==> flow/design.v <==
module UART(
    input   wire       i_clk,
    input   wire       i_rst,
    input   wire [7:0] i_data,
    input   wire       i_we,
    output  wire       o_data,
    output  wire       o_busy
);
    parameter D = 234;  
    parameter L = 8;    
    reg [9:0]      r_data;
    reg [L-1:0]    r_wait;       
    reg [3:0]      r_cnt;
    reg            r_state;
    assign o_data       =   r_data[0];
    assign o_busy       =   (r_state == 1);
    always @(posedge i_clk or posedge i_rst) begin
        if(i_rst) begin
            r_state     <= 0;
            r_wait       <= 0;
            r_cnt   <= 4'd0;
            r_data      <= 10'b1111111111;
        end else begin
            case (r_state)
                0: begin
                    if (i_we) begin
                        r_state <= 1;
                        r_data <= {1'b1, i_data, 1'b0};
                    end
                end
                1: begin
                    if (r_wait == D-1) begin
                        if (r_cnt == 4'd9) begin
                            r_state <= 0;
                            r_wait <= 0;
                            r_cnt <= 4'd0;
                        end else begin
                            r_data <= {1'b1, r_data[9:1]};
                            r_wait <= 0;
                            r_cnt <= r_cnt + 1'b1;
                        end
                    end else begin
                        r_wait <= r_wait + 1'b1;
                    end
                end
            endcase
        end
    end
endmodule
module UART_wrapper (
    input   wire i_clk,
    input   wire i_rst,
    output  wire o_txd
);
    parameter D = 234;
    parameter L = 8;
    reg [1:0]   r_state;
    reg         r_we;
    reg [7:0]   r_data;
    reg [3:0]   r_cnt;
    wire        w_busy;
    UART # (
        .D(D),
        .L(L)
    ) uart (
        .i_clk  (i_clk  ),
        .i_rst  (i_rst  ),
        .i_data (r_data ),
        .i_we   (r_we   ),
        .o_data (o_txd  ),
        .o_busy (w_busy )
    );
    always @(posedge i_clk or posedge i_rst) begin
        if (i_rst) begin
            r_state <= 2'b00;
            r_we    <= 1'b0;
            r_cnt   <= 4'd0;
        end else begin
            case (r_state)
                2'b00: begin
                    case (r_cnt)
                        4'd0 : r_data <= 8'h48;  
                        4'd1 : r_data <= 8'h65;  
                        4'd2 : r_data <= 8'h6c;  
                        4'd3 : r_data <= 8'h6c;  
                        4'd4 : r_data <= 8'h6f;  
                        4'd6 : r_data <= 8'h20;  
                        4'd7 : r_data <= 8'h57;  
                        4'd8 : r_data <= 8'h6f;  
                        4'd9 : r_data <= 8'h72;  
                        4'd10: r_data <= 8'h6c;  
                        4'd11: r_data <= 8'h64;  
                        4'd12: r_data <= 8'h0d;  
                        4'd13: r_data <= 8'h0a;  
                        default: r_data <= 8'h00;
                    endcase
                    r_we    <= 1'b1;
                    r_state <= 2'b01;
                end
                2'b01: begin
                    if (!w_busy) begin
                        r_we    <= 1'b0;
                        if (r_cnt == 4'd13) begin
                            r_state <= 2'b10;
                        end else begin
                            r_state <= 2'b00;
                            r_cnt <= r_cnt + 1'b1;
                        end
                    end
                end
                2'b10: begin
                    r_we    <= 1'b0;
                    r_cnt   <= 4'd0;
                    r_state <= 2'b10;
                end
            endcase
        end
    end
endmodule
Tool chain data of UART_wrapper
What the tools print for UART_wrapper, step after step.
Line numbers count from 1 in the design file above.
Operators: Yosys type, input widths -> output width; for muxes data width and select width s.
{"block": "design", "top": "UART_wrapper", "clock_port": "i_clk", "lib": "sky130hd", "corner": "tt_025C_1v80"}

Elaborated design
Yosys after proc, flatten, opt, wreduce and memory -nomap, before mapping. Memory bits, and registers merged into a memory's read port (data or address), are not among the register bits. Print and check cells are not counted. Equal cells are merged and count once.
Memory sizes are those after Yosys's memory passes, which may raise the word count (mostly to a power of two), join words into wider ones and drop unused or constant bits.
{"block": "word_totals", "n_memories": 1, "in_bits": 2, "register_bits": 38, "output_inout_bits": 1, "clocked_rd_ports_x_width": 7, "elab_cells": 50, "mem_bits_ro": 112}
{"block": "op_classes", "addsub": 3, "reduce_logical": 8, "equal": 10, "n_logic": 2, "mux": 18}
{"block": "mem_list", "name": "(no name shown)", "size": 16, "word_bits": 7, "read_ports": 1, "write_ports": 0, "line_no": 81, "source": "case (r_cnt)"}
{"block": "ops", "operator": "$mux 10", "n": 3}
{"block": "ops", "operator": "$pmux 10 s2", "n": 1}
{"block": "ops", "operator": "$mux 4", "n": 3}
{"block": "ops", "operator": "$ne 2x2->1 const B", "n": 5}
{"block": "ops", "operator": "$add 4x1->4 const B", "n": 2}
{"block": "ops", "operator": "$eq 4x4->1 const B", "n": 2}
{"block": "ops", "operator": "$add 8x1->8 const B", "n": 1}
{"block": "ops", "operator": "$eq 8x8->1 const B", "n": 1}
{"block": "ops", "operator": "$pmux 4 s2", "n": 1}
{"block": "ops", "operator": "$mux 8", "n": 1}
{"block": "ops", "operator": "$reduce_and 2->1", "n": 3}
{"block": "ops", "operator": "$reduce_and 3->1", "n": 2}
{"block": "ops", "operator": "$pmux 2 s3", "n": 1}
{"block": "ops", "operator": "$mux 2", "n": 2}
{"block": "ops", "operator": "$mux 1", "n": 4}
{"block": "ops", "operator": "$reduce_bool 3->1", "n": 1}
{"block": "ops", "operator": "$pmux 1 s3", "n": 1}
{"block": "ops", "operator": "$not 1->1", "n": 2}
{"block": "ops", "operator": "$eq 2x1->1 const B", "n": 1}
{"block": "ops", "operator": "$eq 2x2->1 const B", "n": 1}
{"block": "ops", "operator": "$logic_not 2->1", "n": 1}
{"block": "ops", "operator": "$reduce_bool 2->1", "n": 1}
{"block": "ops", "operator": "$pmux 1 s2", "n": 1}

Longest topological paths
Longest topological path by Yosys (ltp), each cell counted once; first at word level (registers and memories cut), then after technology mapping (sequential cells cut; the memories' decode and read muxes count).
{"block": "logic_depth", "word_depth": 4, "ABC_AREA": 1, "depth_mapped": 9, "mapped_depth_nobuf": 8}

After synthesis
The flow's flattened synthesis, as Yosys stat reports it; memories are mapped. The netlist is that of the ABC_AREA named above (0 if unset); the other value can give another one.
Totals and module areas in this step are rounded.
{"block": "types", "cell": "sky130_fd_sc_hd__dfrtp_1", "n": 20, "area_total_um2": 500.48}
{"block": "types", "cell": "sky130_fd_sc_hd__nand2_1", "n": 80, "area_total_um2": 300.288}
{"block": "types", "cell": "sky130_fd_sc_hd__dfstp_2", "n": 10, "area_total_um2": 262.752}
{"block": "types", "cell": "sky130_fd_sc_hd__edfxtp_1", "n": 7, "area_total_um2": 210.202}
{"block": "types", "cell": "sky130_fd_sc_hd__nand3_1", "n": 18, "area_total_um2": 90.086}
{"block": "types", "cell": "sky130_fd_sc_hd__inv_1", "n": 22, "area_total_um2": 82.579}
{"block": "types", "cell": "sky130_fd_sc_hd__ha_1", "n": 6, "area_total_um2": 75.072}
{"block": "types", "cell": "sky130_fd_sc_hd__nor2_1", "n": 15, "area_total_um2": 56.304}
{"block": "types", "cell": "sky130_fd_sc_hd__o21ai_0", "n": 8, "area_total_um2": 40.038}
{"block": "types", "cell": "sky130_fd_sc_hd__a21oi_1", "n": 7, "area_total_um2": 35.034}
{"block": "types", "cell": "sky130_fd_sc_hd__nor2_4", "n": 3, "area_total_um2": 33.782}
{"block": "types", "cell": "sky130_fd_sc_hd__nand4_1", "n": 5, "area_total_um2": 31.28}
{"block": "types", "cell": "sky130_fd_sc_hd__xor2_1", "n": 3, "area_total_um2": 26.275}
{"block": "types", "cell": "sky130_fd_sc_hd__nand2_4", "n": 2, "area_total_um2": 22.522}
{"block": "types", "cell": "sky130_fd_sc_hd__o22ai_1", "n": 3, "area_total_um2": 18.768}
{"block": "types", "cell": "sky130_fd_sc_hd__nand3_4", "n": 1, "area_total_um2": 17.517}
{"block": "types", "cell": "sky130_fd_sc_hd__o311ai_0", "n": 2, "area_total_um2": 17.517}
{"block": "types", "cell": "sky130_fd_sc_hd__o31ai_1", "n": 2, "area_total_um2": 15.014}
Other cell types: 13; their cells: 14.
{"block": "synth_totals", "buffers": 5, "stdcells": 228, "ffs": 37, "seqArea_mm2": 0.0009734, "synth_area_mm2": 0.001929}

Timing after synthesis
Path of least setup slack by OpenSTA after synthesis, without wires, with an ideal clock, recovery checks aside; 20% of the period is set as input and as output delay. Where synthesis merged equal registers, the netlist keeps one of their names.
{"block": "synth_timing", "path_kind": "flip-flop to flip-flop", "startpoint": "register r_cnt[1]", "endpoint": "register r_data[0]", "path_slack_ns": 2.019, "required_ns": 3.172, "driving_pins": 7, "path_delay_ns": 1.431, "path_buffers": 1, "t_first_pin_ns": 0.000, "setup_time_ns": 0.278, "tclk_ns": 3.45, "arrival_ns": 1.153, "synth_period_reached_ns": 1.431}
"path_delay_ns" is the arrival time less input delay plus setup time.
"driving_pins": output pins that drive a net of the path, with the launching flip-flop's if there is one; two outputs of one cell count as two.
"synth_period_reached_ns" = period - worst setup slack (recovery checks aside). The figure is calculated, with input and output delays left at 20% of the set period.
A register here has more assigning lines than the two given.
{"block": "synth_between", "path_cell_list": "sky130_fd_sc_hd__dfrtp_1 > sky130_fd_sc_hd__clkbuf_1 > sky130_fd_sc_hd__inv_1 > sky130_fd_sc_hd__ha_1 > sky130_fd_sc_hd__inv_1 > sky130_fd_sc_hd__nand3_1 > sky130_fd_sc_hd__o311ai_0"}
{"block": "synth_lines", "element": "from (decl)", "line_no": 60, "source": "reg [3:0]   r_cnt;"}
{"block": "synth_lines", "element": "from (assign)", "line_no": 77, "source": "r_cnt   <= 4'd0;"}
{"block": "synth_lines", "element": "from (assign)", "line_no": 107, "source": "r_cnt <= r_cnt + 1'b1;"}
{"block": "synth_lines", "element": "to (assign)", "line_no": 82, "source": "4'd0 : r_data <= 8'h48;"}
{"block": "synth_lines", "element": "to (assign)", "line_no": 83, "source": "4'd1 : r_data <= 8'h65;"}
{"block": "synth_lines", "element": "to (decl)", "line_no": 59, "source": "reg [7:0]   r_data;"}
No chain of elaborated cells between the ends is given.

Path in the finished layout
From the final timing report of run A: the path of least setup slack in the routed layout; clock arrival at registers is part of the times.
{"block": "layout_timing", "path_kind": "flip-flop to flip-flop", "startpoint": "register r_cnt[1]", "endpoint": "register r_data[0]", "t_first_pin_ns": 0.27, "path_buffers": 0, "required_ns": 1.75, "arrival_ns": 1.50, "driving_pins": 6, "path_slack_ns": 0.25, "setup_time_ns": 0.27, "tclk_ns": 1.75}
A register here has more assigning lines than the two given.
{"block": "layout_between", "path_cell_list": "sky130_fd_sc_hd__dfrtp_1 > sky130_fd_sc_hd__inv_1 > sky130_fd_sc_hd__ha_1 > sky130_fd_sc_hd__inv_1 > sky130_fd_sc_hd__nand3_1 > sky130_fd_sc_hd__o311ai_0"}
{"block": "layout_lines", "element": "from (decl)", "line_no": 60, "source": "reg [3:0]   r_cnt;"}
{"block": "layout_lines", "element": "from (assign)", "line_no": 77, "source": "r_cnt   <= 4'd0;"}
{"block": "layout_lines", "element": "from (assign)", "line_no": 107, "source": "r_cnt <= r_cnt + 1'b1;"}
{"block": "layout_lines", "element": "to (assign)", "line_no": 82, "source": "4'd0 : r_data <= 8'h48;"}
{"block": "layout_lines", "element": "to (assign)", "line_no": 83, "source": "4'd1 : r_data <= 8'h65;"}
{"block": "layout_lines", "element": "to (decl)", "line_no": 59, "source": "reg [7:0]   r_data;"}
No chain of elaborated cells between the ends is given.

# Flow runs of UART_wrapper

UART_wrapper through Yosys and OpenROAD on sky130hd: 2 stored runs, unordered, with their settings and measured results. The constraints put input and output delay at 20% of the set period each and load the outputs with 0.01 pF.
"achievedPeriod_ns" means the clock period less the worst setup slack. The figure is calculated, with input and output delays left at 20% of the set period.
"worstPathTime_ns" means the part of the period allowed to the worst setup path (the constraints hold back 20% at inputs and 20% at outputs) less its slack; where the path has registers, the arrival times of their clocks count too.
Values from the reports are rounded here.

{"run": "run A", "settings": { "period_ns": 1.75, "CORE_UTILIZATION": 21, "PLACE_DENSITY": 0.61, "TNS_END_PERCENT": 85, "ABC_AREA": 1, "GPL_TIMING_DRIVEN": 0, "CTS_CLUSTER_DIAMETER": 189, "SLEW_MARGIN": 20, "CAP_MARGIN": 20, "CORE_MARGIN": 2 }, "results": { "ys_area_mm2": 0.001929, "design_die_area_mm2": 0.00997, "layout_stdcell_area_mm2": 0.002173, "timing.setup.ws_ns": 0.248, "hold_ws_ns": 0.473, "achievedPeriod_ns": 1.502, "worstPathTime_ns": 1.50, "critical_path_type": "flip-flop to flip-flop" }}
{"run": "run B", "settings": { "period_ns": 2.81, "CORE_UTILIZATION": 70, "PLACE_DENSITY": 0.48, "CORE_MARGIN": 2, "CELL_PAD_IN_SITES_GLOBAL_PLACEMENT": 3, "GPL_ROUTABILITY_DRIVEN": 1, "CTS_CLUSTER_SIZE": 73, "CTS_CLUSTER_DIAMETER": 39, "CAP_MARGIN": 10, "MIN_ROUTING_LAYER": "met2", "SLEW_MARGIN": 20 }, "outcome": "no final report: placement broke off with GPL-0301"}
