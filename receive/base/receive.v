==> flow/design.v <==
module receive (
    input wire i_clk,
    input wire i_rst,
    input wire i_data,
    output wire [7:0] o_data ,
    output wire o_error
);
    parameter D = 234;  
    parameter L = 8;    
    reg [1:0] r_state = 2'b00;
    reg [L-1:0]    r_wait;   
    reg [3:0] r_cnt;
    reg [7:0] r_data = 8'b00000000;
    reg [7:0] r_dout = 8'b00000000;
    reg r_error = 0;
    assign o_data = r_dout;
    assign o_error = r_error;
    always @(posedge i_clk or posedge i_rst) begin
        if (i_rst) begin
            r_state <= 2'b00;
            r_cnt <= 0;
            r_wait <= 0;
            r_data <= 0;
            r_dout <= 0;
            r_error <= 0;
        end else begin
            case (r_state)
                2'b00: begin  
                    r_data <= 0;
                    r_dout <= 0;
                    r_error <= 0;
                    if (i_data == 0) begin
                        if (r_wait == D/2) begin
                            r_state <= 2'b01;
                            r_wait <= 0;
                            r_cnt <= 0;
                        end else begin
                            r_wait <= r_wait + 1;
                        end
                    end else begin
                        r_wait <= 0;
                    end
                end
                2'b01: begin  
                    if (r_wait == D-1) begin
                        r_wait <= 0;
                        r_data <= {i_data, r_data[7:1]};
                        r_cnt <= r_cnt + 1;
                        if (r_cnt == 7) begin
                            r_state <= 2'b10;
                            r_cnt <= 0;
                        end
                    end else begin
                        r_wait <= r_wait + 1;
                    end
                end
                2'b10: begin  
                    if (r_wait == D-1) begin
                        if (i_data == 1) begin  
                            r_dout <= r_data;
                            r_state <= 2'b00;  
                        end else begin
                            r_state <= 2'b11;
                        end
                        r_wait <= 0;
                    end else begin
                        r_wait <= r_wait + 1;
                    end
                end
                2'b11: begin  
                    r_error <= 1;
                    r_state <= 2'b00;  
                end
            endcase
        end
    end
endmodule
### Step by step through the tools: receive

What the tools print for receive, step after step.
Line numbers count from 1 in the design file above.
Operators carry their Yosys type and port widths (W data, S select, Z words).
Library cell names are shortened.
A cell with -- has no value.

| design | value |
|---|---|
| top | receive |
| clock port | i_clk |
| library | sky130hd |
| corner | tt_025C_1v80 |

### Word-level counts

Yosys after proc, flatten, opt, wreduce and memory -nomap, before mapping. Memory bits, and registers merged into a memory's read port (data or address), are not among the register bits. Print and check cells are not counted. Equal cells are merged and count once.

| cells by class | value |
|---|---|
| add/sub/neg operators | 2 |
| equality and inequality tests | 12 |
| reduce/logical cells | 11 |
| multiplexer cells | 22 |

Operator list:

| kind | number |
|---|---|
| $pmux W8 S2 | 3 |
| $mux W8 | 6 |
| $mux W4 | 4 |
| $ne A2 B2 Y1 const B | 6 |
| $mux W2 | 6 |
| $add A8 B1 Y8 const B | 1 |
| $eq A8 B7 Y1 const B | 1 |
| $eq A8 B8 Y1 const B | 1 |
| $pmux W4 S2 | 1 |
| $pmux W2 S4 | 1 |
| $reduce_bool A2 Y1 | 3 |
| $reduce_and A6 Y1 | 1 |
| $eq A2 B2 Y1 const B | 2 |
| $add A4 B1 Y4 const B | 1 |
| $eq A4 B3 Y1 const B | 1 |
| $reduce_and A4 Y1 | 1 |
| $reduce_bool A4 Y1 | 1 |
| $reduce_and A3 Y1 | 1 |
| $reduce_bool A3 Y1 | 1 |
| $eq A2 B1 Y1 const B | 1 |
| $logic_not A2 Y1 | 1 |
| $reduce_and A2 Y1 | 1 |
| $reduce_or A2 Y1 | 1 |
| $pmux W1 S2 | 1 |

| storage and ports | value |
|---|---|
| input port bits | 3 |
| register bits after elaboration | 31 |
| cells after elaboration | 53 |

### Depth

Yosys ltp: most cells in a row. Word level: on the elaborated netlist, between registers, memories and ports. Mapped: between sequential cells and ports; inverters and the memories' decode and read muxes count.

| logic depth | value |
|---|---|
| depth in word-level cells | 4 |
| ABC_AREA | 1 |
| mapped depth | 9 |

### Netlist

The flow's flattened synthesis, as Yosys stat reports it; memories are mapped. The netlist is that of the ABC_AREA named above (0 if unset); the other value can give another one.
Totals and module areas in this step are rounded.

Cell types:

| cell type | number |
|---|---|
| dfrtp_1 | 31 |
| inv_1 | 38 |
| nand2_1 | 29 |
| o22ai_1 | 17 |
| ha_1 | 8 |
| nand3_1 | 9 |
| o21ai_0 | 7 |
| o21ai_4 | 2 |
| nor2_1 | 8 |
| nor2_4 | 2 |
| nand4_1 | 3 |
| nand3_4 | 1 |
| o21ai_2 | 2 |
| nand3b_1 | 2 |
| o21ai_1 | 3 |
| nand4_2 | 1 |
| or2_2 | 2 |
| buf_6 | 1 |

Not listed: further types 6, cells in them 7.

| mapped netlist | value |
|---|---|
| buffer cells | 1 |
| flip-flops | 31 |
| mapped area | 1580 um^2 |
| mapped cells | 173 |

### Worst setup path after synthesis

OpenSTA on the mapped netlist: ideal clock, no wires. The path of least setup slack (recovery checks aside). Input and output delay are each 20% of the period. Register names are those of the netlist, which keeps one name where synthesis merged equal registers.

| timing path post-synthesis | value |
|---|---|
| kind | register to register |
| start | register r_state[1] |
| end | register r_cnt[3] |
| launch time at the first pin | 0.000 ns |
| path slack | 0.213 ns |
| stages on the path | 9 |
| arrival time | 1.380 ns |
| path buffers | 1 |
| clock period | 1.67 ns |
| path delay | 1.456 ns |
| period reached after synthesis | 1.457 ns |

"path delay" is the arrival time less input delay plus setup time.
"stages on the path": output pins that drive a net of the path, with the launching flip-flop's if there is one; two outputs of one cell count as two.
"period reached after synthesis" = period - worst setup slack (recovery checks aside). The figure is calculated, with input and output delays left at 20% of the set period.
Between the ends stands the longest chain of elaborated cells between them, by number of cells; it is not shown to be the way that was timed. Of several equally long chains one is given.
A line is the first line of the expression or statement that the cell stems from. Yosys adds cells for indexed reads and writes and turns some case tables into memories.
At most two assigning lines are given for a register; there are more.

| between the ends, post-synthesis | value |
|---|---|
| cell sequence | dfrtp_1 inv_1 ha_1 buf_6 inv_1 o21ai_0 o21ai_0 or2_2 o21ai_1 |
| cells in the longest elaborated chain | 3 |
| elaborated cells on any way between the ends | 8 |
| source lines of those cells | 1 |

RTL lines, path post-synthesis:

| what | line | text |
|---|---|---|
| from (decl) | 10 | `reg [1:0] r_state = 2'b00;` |
| from (assign) | 20 | `r_state <= 2'b00;` |
| from (assign) | 34 | `r_state <= 2'b01;` |
| $eq A2 B1 Y1 | 27 | `case (r_state)` |
| $reduce_bool A2 Y1 | -- |  |
| $reduce_and A4 Y1 | -- |  |
| to (assign) | 21 | `r_cnt <= 0;` |
| to (assign) | 48 | `r_cnt <= r_cnt + 1;` |
| to (decl) | 12 | `reg [3:0] r_cnt;` |

### Timing after layout

Path of least setup slack in the final report of stored run 1 (OpenROAD, finished layout, wires in). Where an end is a register, its clock arrival counts in the times.

| timing path post-layout | value |
|---|---|
| kind | register to register |
| start | register r_wait[1] |
| end | register r_cnt[3] |
| path buffers | 0 |
| arrival time | 1.67 ns |
| stages on the path | 10 |
| launch time at the first pin | 0.28 ns |
| path slack | -0.29 ns |
| clock period | 1.2 ns |

Between the ends stands the longest chain of elaborated cells between them, by number of cells; it is not shown to be the way that was timed. Of several equally long chains one is given.
At most two assigning lines are given for a register; there are more.

| between the ends, post-layout | value |
|---|---|
| cell sequence | dfrtp_1 inv_2 ha_4 inv_2 nor2_4 nand3_4 o21ai_4 nand2_4 nand2_1 o21ai_1 |
| cells in the longest elaborated chain | 4 |
| elaborated cells on any way between the ends | 9 |

RTL lines, path post-layout:

| what | line | text |
|---|---|---|
| from (decl) | 11 | `reg [L-1:0]    r_wait;` |
| from (assign) | 38 | `r_wait <= r_wait + 1;` |
| from (assign) | 54 | `r_wait <= r_wait + 1;` |
| $eq A8 B7 Y1 | 33 | `if (r_wait == D/2) begin` |
| $mux W4 | 33 |  |
| $mux W4 | 32 | `if (i_data == 0) begin` |
| $pmux W4 S2 | 27 | `case (r_state)` |
| to (assign) | 21 | `r_cnt <= 0;` |
| to (assign) | 48 | `r_cnt <= r_cnt + 1;` |
| to (decl) | 12 | `reg [3:0] r_cnt;` |

Hand-over note for receive

Settings and measured results of 2 stored flow runs for module receive (sky130hd), not sorted in any way. The constraints put input and output delay at 20% of the set period each and load the outputs with 0.01 pF.
"achieved clock period" means the clock period less the worst setup slack. The figure is calculated, with input and output delays left at 20% of the set period.
"allowed time less slack (worst setup path)" is the time allowed to the run's worst setup path (the clock period less input and output delay, where it has them) less its slack. Clock arrival times count: a late capture clock shortens it, a late launch clock lengthens it.
"total design power": no workload was simulated; the value follows from the tool's default switching activity.
Results are given in rounded form.

#### Stored run 1

| setting | value |
|---|---|
| period_ns | `1.2` |
| CORE_UTILIZATION | `41` |
| PLACE_DENSITY | `0.6` |
| CORE_MARGIN | `10` |
| CELL_PAD_IN_SITES_GLOBAL_PLACEMENT | `1` |
| ABC_AREA | `1` |
| GPL_TIMING_DRIVEN | `1` |
| SLEW_MARGIN | `35` |
| MAX_ROUTING_LAYER | `met4` |
| CAP_MARGIN | `20` |

| result | value |
|---|---|
| final design utilization | 0.655 |
| standard-cell area after layout | 2410 um^2 |
| achieved clock period | 1.493 ns |
| sum of negative setup slack | -7.17 ns |
| die size | 6720 um^2 |
| total design power | 2030 uW |
| allowed time less slack (worst setup path) | 1.49 ns |
| critical path type | register to register |
| smallest setup slack | -0.293 ns |
| post-synthesis cell area | 1580 um^2 |

#### Stored run 2

| setting | value |
|---|---|
| period_ns | `3.15` |
| CORE_UTILIZATION | `27` |
| SETUP_SLACK_MARGIN | `0.03` |
| PLACE_DENSITY_LB_ADDON | `0.04` |
| HOLD_SLACK_MARGIN | `-0.0` |
| CORE_ASPECT_RATIO | `1.2` |
| CORE_MARGIN | `9` |
| TNS_END_PERCENT | `80` |
| GPL_TIMING_DRIVEN | `0` |
| GPL_ROUTABILITY_DRIVEN | `0` |
| CTS_CLUSTER_DIAMETER | `86` |
| SLEW_MARGIN | `15` |
| MIN_ROUTING_LAYER | `met1` |
| CAP_MARGIN | `20` |

| result | value |
|---|---|
| final design utilization | 0.329 |
| standard-cell area after layout | 1990 um^2 |
| achieved clock period | 1.960 ns |
| sum of negative setup slack | 0.000 ns |
| die size | 9460 um^2 |
| total design power | 711 uW |
| allowed time less slack (worst setup path) | 1.96 ns |
| critical path type | register to register |
| smallest setup slack | 1.19 ns |
| post-synthesis cell area | 1690 um^2 |

End of note.
